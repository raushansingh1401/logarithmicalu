==> flow/design.v <==
`timescale 1ns / 1ps
module fp_multiplier(input [32-1:0]  fp_input1,
            input [32-1:0]  fp_input2,
            input 			 clock,
            input 	  		 enable,
            output [32-1:0] fp_output,
            output 		    fp_exception
    );
wire [2*32+-2*8-1:0]result_man;
main_multiplier_fpu_test m1(.a({1'b1,fp_input1[32-2-8:0]}),.b({1'b1,fp_input2[32-2-8:0]}),.clk(clock),.c_reg(result_man));
wire overflow_exception;
wire underflow_exception;
reg [8-1:0]result_exp;
reg [8-1:0]out_exp;
reg [32-8-2:0] out_man;
reg [32-2:0] out_res;
reg out_inf;
reg out_zero;
reg out_nan;
reg out_inf_fw_1;
reg out_zero_fw_1;
reg out_nan_fw_1;
reg out_inf_fw_2;
reg out_zero_fw_2;
reg out_nan_fw_2;
reg do_norm;
reg overflow_exception_1;
reg underflow_exception_1;
reg overflow_exception_1_fw;
reg underflow_exception_1_fw;
reg overflow_exception_2;
reg norm_done;
reg exp_adj_done;
reg output_sign;
reg output_sign_fw_1;
reg output_sign_fw_2;
always @(posedge clock)
begin	
  if (enable)
  begin
    output_sign <= fp_input1[32-1] ^ fp_input2[32-1];   
    if (fp_input1[32-2:0] == 31'h7f800000 && fp_input2[32-2:0] == 31'b0)
    begin
      out_nan  <= 1;   
      out_zero <= 0; 
      out_inf  <= 0; 
      do_norm	<= 0;
    end	
    else if(fp_input2[32-2:0] == 31'h7f800000 && fp_input1[32-2:0] == 31'b0)
    begin
      out_nan  <= 1;   
      out_zero <= 0; 
      out_inf  <= 0; 
      do_norm	<= 0;
    end
    else if(fp_input1[32-2:0] == 31'h7f800000 || fp_input2[32-2:0] == 31'h7f800000)
    begin
      out_inf  <= 1;   
      out_zero <= 0;
      out_nan  <= 0;
      do_norm	<= 0;
    end			
    else if(fp_input1[32-2:0] == 31'b0 || fp_input2[32-2:0] == 31'b0)
    begin
      out_zero <= 1;   
      out_inf  <= 0;  
      out_nan  <= 0;
      do_norm	<= 0;
    end	
    else
    begin		
      out_inf  	<= 0;  
      out_zero 	<= 0;
      out_nan		<= 0;
      do_norm		<= 1;
      result_exp  <= fp_input1[32-2:32-1-8] + fp_input2[32-2:32-1-8] - 7'd127;						
    end
  end
  else
  begin
    out_zero      <= out_zero;
    out_nan		  <= out_nan;
    out_inf		  <= out_inf;
    result_exp	  <= result_exp;
    output_sign	  <= output_sign;		
    do_norm 		  <= do_norm;
  end
end
always @(posedge clock)
begin
  norm_done  	  			 <= 0;
  out_man	     			 <= 0;
  overflow_exception_1  <= 0;
  underflow_exception_1 <= 0;
  out_zero_fw_1 			 <= out_zero;
  out_nan_fw_1  			 <= out_nan;
  out_inf_fw_1  			 <= out_inf;
  output_sign_fw_1		 <= output_sign;
  if(do_norm)
  begin
    if (result_exp > 254)
    begin
      overflow_exception_1 	<= 1;   
      underflow_exception_1 	<= 0;
    end
    else if (result_exp < 1)
    begin
      underflow_exception_1 	<= 1;
      overflow_exception_1 	<= 0;
    end
    else
    begin
      if(result_man[2*32+-2*8-1])
      begin
        out_exp <= result_exp + 1'b1;  
        out_man <= result_man [2*32+-2*8-2 : 2*32+-2*8-2 -(32-8-2)];  
        norm_done  <= 1;
      end
      else if (result_man[2*32+-2*8-2])
      begin
        out_exp <= result_exp;  
        out_man <= result_man [2*32+-2*8-3 : 2*32+-2*8-3 -(32-8-2)];
        norm_done  <= 1;
      end		
      else
        out_man <= 23'b0;
    end
  end
end
always @(posedge clock)
begin
  exp_adj_done 				 <= 0;
  overflow_exception_2 	 <= 0;
  out_res						 <= 0;
  overflow_exception_1_fw  <= overflow_exception_1;
  underflow_exception_1_fw <= underflow_exception_1;
  out_zero_fw_2 			 	 <= out_zero_fw_1;
  out_nan_fw_2  			 	 <= out_nan_fw_1;
  out_inf_fw_2  			 	 <= out_inf_fw_1;
  output_sign_fw_2		 	 <= output_sign_fw_1;
  if(norm_done)
  begin		
    if (out_exp > 254)
      overflow_exception_2 <= 1;
    else
    begin
      exp_adj_done <= 1;
      out_res      <= {out_exp,out_man};
    end
  end
end
assign fp_output[32-1]     = output_sign_fw_2;
assign fp_output[32-2:0]   = exp_adj_done ? out_res : underflow_exception ? 31'b0: overflow_exception ? 31'h7f800000 : out_nan_fw_2 ? 31'h7f800001 : 31'bz;
assign overflow_exception  = overflow_exception_1_fw || overflow_exception_2 || out_inf_fw_2;
assign underflow_exception = underflow_exception_1_fw || out_zero_fw_2;
assign fp_exception        = overflow_exception || underflow_exception;
endmodule
module main_multiplier_fpu_test(
 input [23:0]	a,
 input [23:0] 	b,
 input 			clk,
 input 			en,
 output reg [47:0] 	c_reg
    );
  reg [23:0]  a_reg;
  reg [23:0]  b_reg;
  wire [47:0] c ; 
  always @(posedge clk) begin
    a_reg <= a ; 
    b_reg <= b ; 
    c_reg <= c ; 
    end 
  multiplier_fpu_test mul(
            .a(a_reg), 
            .b(b_reg), 
            .c(c),
            .clk(clk)
            );
endmodule
module multiplier_fpu_test(
 input [23:0] 	a,
 input [23:0]	b,
 input 			clk,
 output reg [47:0] 	c
    );
   wire [47:0]	c0;
   wire [47:0]	c1;
   wire [47:0]	c2;
   wire [47:0]	c3;
   wire [47:0]	c4;
   wire [47:0]	c5;
   wire [47:0]	c6;
   wire [47:0]	c7;
   wire [47:0]	c8;
   wire [47:0]	c9;
   wire [47:0]	c10;
   wire [47:0]	c11;
   wire [47:0]	c12;
   reg [47:0]	d0;
   reg [47:0]	d1;
   reg [47:0]	d2;
   reg [47:0]	d3;
   reg [47:0]	d4;
   reg [47:0]	d5;
   reg [47:0]	d6;
   reg [47:0]	d7;
   reg [47:0]	d8;
   reg [47:0]	d9;
   reg [47:0]	d10;
   reg [47:0]	d11;
   reg [47:0]	d12;
   mini_multiplier_fpu_test mmul0(
                .a(a),
                .b({b[1:0],1'b0}),
                .c(c0)
                );
   mini_multiplier_fpu_test mmul1(
                .a(a),
                .b(b[3:1]),
                .c(c1)
                );
   mini_multiplier_fpu_test mmul2(
                .a(a),
                .b(b[5:3]),
                .c(c2)
                );							
   mini_multiplier_fpu_test mmul3(
                .a(a),
                .b(b[7:5]),
                .c(c3)
                );
   mini_multiplier_fpu_test mmul4(
                .a(a),
                .b(b[9:7]),
                .c(c4)
                );
   mini_multiplier_fpu_test mmul5(
                .a(a),
                .b(b[11:9]),
                .c(c5)
                );
    mini_multiplier_fpu_test mmul6(
                .a(a),
                .b(b[13:11]),
                .c(c6)
                );
    mini_multiplier_fpu_test mmul7(
                .a(a),
                .b(b[15:13]),
                .c(c7)
                );
    mini_multiplier_fpu_test mmul8(
                .a(a),
                .b(b[17:15]),
                .c(c8)
                );
    mini_multiplier_fpu_test mmul9(
                .a(a),
                .b(b[19:17]),
                .c(c9)
                );
    mini_multiplier_fpu_test mmul10(
                .a(a),
                .b(b[21:19]),
                .c(c10)
                );
    mini_multiplier_fpu_test mmul11(
                .a(a),
                .b(b[23:21]),
                .c(c11)
                );
   mini_multiplier_fpu_test mmul12(
                .a(a),
                .b({2'b0,b[23]}),
                .c(c12)
                );
   always @( posedge clk) begin
    d0 <= c0 ;
    d1 <= {c1[45:0],2'b0} ;
    d2 <= {c2[43:0],4'b0} ;
    d3 <= {c3[41:0],6'b0} ;
    d4 <= {c4[39:0],8'b0} ;
    d5 <= {c5[37:0],10'b0} ;
    d6 <= {c6[35:0],12'b0} ;
    d7 <= {c7[33:0],14'b0} ;
    d8 <= {c8[31:0],16'b0} ;
    d9 <= {c9[29:0],18'b0} ;
    d10 <= {c10[27:0],20'b0} ;
    d11 <= {c11[25:0],22'b0} ;	
    d12 <= {c12[23:0],24'b0} ;	
   end
   reg [47:0] c_temp1, c_temp2, c_temp3, c_temp4, c_temp5, c_temp6, c_temp7, c_temp9, c_temp10, c_temp11, c_temp12; 
   always @(*) begin
    c_temp1 = d0 + d1 ; 
    c_temp2 = d2 + d3 ; 
    c_temp3 = d4 + d5 ; 
    c_temp4 = d6 + d7 ;
    c_temp5 = d8 + d9 ; 
    c_temp6 = d10 + d11 ; 		
    c_temp9 = c_temp1 + c_temp2 ;
    c_temp10 = c_temp3 + c_temp4 ;
    c_temp11 = c_temp5 + c_temp6 ;		
    c_temp12 = c_temp9 + c_temp10;
    c_temp7 = d12 + c_temp11;
    c = c_temp12 + c_temp7;
   end
endmodule
module mini_multiplier_fpu_test(
  input [23:0]	a,
  input [2:0] 	b,
  output reg [47:0] 		c
    );
  always @(*) begin
    case (b)
      3'b000 : c <= 1'b0 ; 
      3'b010 : c <= {{24{1'b0}},a} ; 
      3'b100 : c <= ~{{23{1'b0}},a,1'b0} + 48'b1 ;
      3'b110 : c <= ~{{24{1'b0}},a} + 48'b1 ; 
      3'b001 : c <= {{24{1'b0}},a} ;
      3'b011 : c <= {{23{1'b0}},a,1'b0} ; 
      3'b101 : c <= ~{{24{1'b0}},a} + 48'b1 ;
      3'b111 : c <= 1'b0 ;  			
    endcase
  end 
endmodule
Step by step through the tools: fp_multiplier --
Tool output for the design above, in the order of the flow. Lines are those of the file above, counted from 1. Cell names lack the library's common part. A cell with - has no value.
Set-up: top fp_multiplier, clock clock, standard-cell library sky130hd, library corner tt_025C_1v80

After elaboration --
Yosys after proc, flatten, opt, wreduce and memory -nomap, before mapping. Memory bits, and registers merged into a memory's read port (data or address), are not among the register bits. Print and check cells are not counted. Equal cells are merged and count once.
Storage and ports: flip-flop bits (word level) 651, input bits 66, output and inout port bits 33, elaborated cells 242
Operators by class: add/sub/neg operators 17, $lt $le $gt $ge 3, eq/ne operators 78, multiplexer cells 30, bitwise operators 11, reduce/logical cells 63
Operators with widths (count):
- adder 48 bit | 12
- parallel mux 46 bit (select 5 bit) | 1
- parallel mux 44 bit (select 5 bit) | 1
- parallel mux 42 bit (select 5 bit) | 1
- parallel mux 40 bit (select 5 bit) | 1
- parallel mux 48 bit (select 4 bit) | 1
- parallel mux 38 bit (select 5 bit) | 1
- parallel mux 36 bit (select 5 bit) | 1
- parallel mux 34 bit (select 5 bit) | 1
- parallel mux 32 bit (select 5 bit) | 1
- parallel mux 30 bit (select 5 bit) | 1
- parallel mux 28 bit (select 5 bit) | 1
- 2-to-1 mux 31 bit | 4
- equality test 3 bit (second input constant) | 40
- adder 48 x 1 -> 48 bit (second input constant) | 2
- parallel mux 26 bit (select 3 bit) | 1
- OR reduction 2 bit | 35
- equality test 31 bit (second input constant) | 2
- zero test 31 bit | 2
- equality test 3 x 2 -> 1 bit (second input constant) | 20
- inverter 24 -> 48 bit | 1
- inverter 25 -> 48 bit | 1
- 2-to-1 mux 23 bit | 2
- zero test 3 bit | 12
- equality test 3 x 1 -> 1 bit (second input constant) | 10
- greater-than comparator 8 bit (second input constant) | 2
- 2-to-1 mux 8 bit | 2
- 2-to-1 mux 1 bit | 10
Other operator kinds: 15; their cells: 33.

Logic depth --
Yosys ltp: most cells in a row. Word level: on the elaborated netlist, between registers, memories and ports. Mapped: between sequential cells and ports; inverters and the memories' decode and read muxes count.
Logic depth: word-level depth 5, ABC_AREA 0, gate-level depth with buffers 20, depth with buffers taken out 20

After synthesis --
Yosys stat after the flow's synthesis: flattened, memories mapped to cells. It holds for the ABC_AREA given above (unset counts as 0); a run with the other value may have another netlist.
Synthesis totals: mapped cells 3625, chip area (Yosys) 32072.0 um^2, sequential area 10029.6 um^2, flip-flop cells 491, buffer cells 281
Cell types:
- dfxtp_1 | count 471, total area 9.43E+03 um^2
- fa_1 | count 307, total area 6.15E+03 um^2
- inv_1 | count 477, total area 1.79E+03 um^2
- o21ai_0 | count 314, total area 1.57E+03 um^2
- nand2_1 | count 391, total area 1.47E+03 um^2
- ha_1 | count 100, total area 1251.2 um^2
- a221oi_1 | count 131, total area 1147.35 um^2
- xnor2_1 | count 118, total area 1.03E+03 um^2
- clkbuf_1 | count 256, total area 960.922 um^2
- a21oi_1 | count 154, total area 770.739 um^2
- nor2_1 | count 192, total area 720.691 um^2
- xor2_1 | count 79, total area 691.914 um^2
- edfxtp_1 | count 20, total area 600.576 um^2
- a22oi_1 | count 55, total area 412.896 um^2
- and2_1 | count 64, total area 400.384 um^2
- o221ai_1 | count 41, total area 359.094 um^2
- a22o_1 | count 39, total area 341.578 um^2
- a31oi_1 | count 34, total area 212.704 um^2
Other cell types: 52; their cells: 382. The figures by module come from a second, unflattened synthesis with its own total; it is not the netlist above.
Second synthesis, totals: cell total of the unflattened synthesis 5687, area total of the unflattened synthesis 48612.9 um^2
Each row is one instance without its submodules.
Modules:
- multiplier_fpu_test | instances 1, cells 1809, area 21754.6 um^2, sequential area 9369.0 um^2
- mini_multiplier_fpu_test | instances 13, cells 265, area 1645.3 um^2, sequential area 0.0 um^2
- fp_multiplier | instances 1, cells 337, area 3547.2 um^2, sequential area 1941.9 um^2
- main_multiplier_fpu_test | instances 1, cells 96, area 1921.8 um^2, sequential area 1921.8 um^2

Path before layout --
Path of least setup slack by OpenSTA after synthesis, without wires, with an ideal clock, recovery checks aside; 20% of the period is set as input and as output delay. Where synthesis merged equal registers, the netlist keeps one of their names.
Timing after synthesis: kind register -> register, start point reg m1.mul.d3[46], end point reg m1.c_reg[47], clock period 6.0 ns, library setup time 0.072 ns, time at the first pin 0.000 ns, arrival 5.455 ns, required time 5.928 ns, path slack 0.473 ns, path delay 5.527 ns, stages on the path 21, path buffers 0, synthesis period reached 5.527 ns
"path delay" is the arrival time less input delay plus setup time. "stages on the path" counts driving pins, that of a launching flip-flop among them; a cell with two outputs on the path counts twice. "synthesis period reached" = period - worst setup slack (recovery checks aside). The figure is calculated, with input and output delays left at 20% of the set period. Between the ends stands the longest chain of elaborated cells between them, by number of cells; it is not shown to be the way that was timed. Of several equally long chains one is given. A line is the first line of the expression or statement that the cell stems from. Yosys adds cells for indexed reads and writes and turns some case tables into memories.
On the way, after synthesis: path through dfxtp_1 > inv_1 > fa_1 > inv_1 > fa_1 > inv_1 > fa_1 > inv_1 > fa_1 > inv_1 > fa_1 > inv_1 > ha_1 > and2_1 > and3_1 > a221o_1 > a21oi_1 > o32a_1 > nand2_1 > a211oi_1 > xnor2_1, length of the longest elaborated chain 4, elaborated cells on any way between the ends 4, RTL lines with such cells 4, classes of those cells 4 x add/sub
RTL lines, path after synthesis:
- start, declared | RTL line 202 | reg [47:0] d3;
- start, assigned | RTL line 281 | d3 <= {c3[41:0],6'b0} ;
- adder 48 bit | RTL line 295 | c_temp2 = d2 + d3 ;
- adder 48 bit | RTL line 300 | c_temp9 = c_temp1 + c_temp2 ;
- adder 48 bit | RTL line 303 | c_temp12 = c_temp9 + c_temp10;
- adder 48 bit | RTL line 305 | c = c_temp12 + c_temp7;
- end, assigned | RTL line 171 | c_reg <= c ;
- end, declared | RTL line 163 | output reg [47:0] c_reg

Worst path after layout --
Path of least setup slack in the final report of entry A (OpenROAD, finished layout, wires in). Where an end is a register, its clock arrival counts in the times.
Timing after layout: kind register -> register, start point reg m1.mul.d3[46], end point reg m1.c_reg[47], clock period 9.36 ns, library setup time 0.06 ns, time at the first pin 0.66 ns, arrival 6.67 ns, required time 9.95 ns, path slack 3.28 ns, stages on the path 21, path buffers 0
Between the ends stands the longest chain of elaborated cells between them, by number of cells; it is not shown to be the way that was timed. Of several equally long chains one is given.
On the way, after layout: path through dfxtp_1 > inv_1 > fa_1 > inv_1 > fa_1 > inv_1 > fa_1 > inv_1 > fa_1 > inv_1 > fa_1 > inv_1 > ha_1 > and2_1 > and3_1 > a221o_1 > a21oi_1 > o32a_1 > nand2_1 > a211oi_1 > xnor2_1, length of the longest elaborated chain 4, elaborated cells on any way between the ends 4, RTL lines with such cells 4, classes of those cells 4 x add/sub
RTL lines, path after layout:
- start, declared | RTL line 202 | reg [47:0] d3;
- start, assigned | RTL line 281 | d3 <= {c3[41:0],6'b0} ;
- adder 48 bit | RTL line 295 | c_temp2 = d2 + d3 ;
- adder 48 bit | RTL line 300 | c_temp9 = c_temp1 + c_temp2 ;
- adder 48 bit | RTL line 303 | c_temp12 = c_temp9 + c_temp10;
- adder 48 bit | RTL line 305 | c = c_temp12 + c_temp7;
- end, assigned | RTL line 171 | c_reg <= c ;
- end, declared | RTL line 163 | output reg [47:0] c_reg

# Flow runs of fp_multiplier

Measured data: module fp_multiplier, platform sky130hd, 2 stored runs of the flow under differing settings, order arbitrary. Input and output delays are each 20% of the period that was set; the output load is 0.01 pF.
"achieved period" is the run's clock period less its worst setup slack. It is reckoned from that one timing run; input and output delays stay at 20% of the period that was set.

[entry A] flow files
==> flow/run.sh <==
#!/bin/bash
# the make line also repeats the synthesis and layout settings of config.mk as NAME=value (left out here)
make -C /OpenROAD-flow-scripts/flow DESIGN_CONFIG=/design/flow/config.mk WORK_HOME=/design/flow/orfs CLKGATE_MAP_FILE= finish
==> flow/config.mk <==
export PLATFORM = sky130hd
export DESIGN_NAME = fp_multiplier
export DESIGN_NICKNAME = fp_multiplier
export VERILOG_FILES = /design/flow/design.v
export SDC_FILE = /design/flow/constraint.sdc
export NUM_CORES = 4
export LEC_CHECK = 0
export CAP_MARGIN = 20
export CELL_PAD_IN_SITES_DETAIL_PLACEMENT = 0
export CORE_MARGIN = 2
export CORE_UTILIZATION = 36
export CTS_CLUSTER_DIAMETER = 121
export CTS_CLUSTER_SIZE = 35
export HOLD_SLACK_MARGIN = 0.11
export PLACE_DENSITY_LB_ADDON = 0.14
export SLEW_MARGIN = 10
==> flow/constraint.sdc <==
create_clock -name core_clock -period 9.36 [get_ports {clock}]
set_input_delay 1.8720 -clock core_clock [delete_from_list [all_inputs] [get_ports {clock}]]
set_output_delay 1.8720 -clock core_clock [all_outputs]
set_load 0.01 [all_outputs]

[entry A] result: synthesized cell area 32072.0 um^2; area of the die 91491.1 um^2; utilization of the finished layout 40.0 %; setup slack of the worst path 3.278 ns; post-route setup TNS 0.000 ns; final worst hold slack 0.341 ns; achieved period 6.082 ns

[entry B] flow files
==> flow/run.sh <==
#!/bin/bash
# the make line also repeats the synthesis and layout settings of config.mk as NAME=value (left out here)
make -C /OpenROAD-flow-scripts/flow DESIGN_CONFIG=/design/flow/config.mk WORK_HOME=/design/flow/orfs CLKGATE_MAP_FILE= finish
==> flow/config.mk <==
export PLATFORM = sky130hd
export DESIGN_NAME = fp_multiplier
export DESIGN_NICKNAME = fp_multiplier
export VERILOG_FILES = /design/flow/design.v
export SDC_FILE = /design/flow/constraint.sdc
export NUM_CORES = 4
export LEC_CHECK = 0
export ABC_AREA = 0
export CAP_MARGIN = 20
export CELL_PAD_IN_SITES_DETAIL_PLACEMENT = 0
export CORE_ASPECT_RATIO = 0.58
export CORE_MARGIN = 4
export CORE_UTILIZATION = 67
export GPL_ROUTABILITY_DRIVEN = 1
export PLACE_DENSITY_LB_ADDON = 0.22
export SETUP_SLACK_MARGIN = -0.3
export SLEW_MARGIN = 20
==> flow/constraint.sdc <==
create_clock -name core_clock -period 4.88 [get_ports {clock}]
set_input_delay 0.9760 -clock core_clock [delete_from_list [all_inputs] [get_ports {clock}]]
set_output_delay 0.9760 -clock core_clock [all_outputs]
set_load 0.01 [all_outputs]

[entry B] result: stopped before the end: routing reported ODB-0269
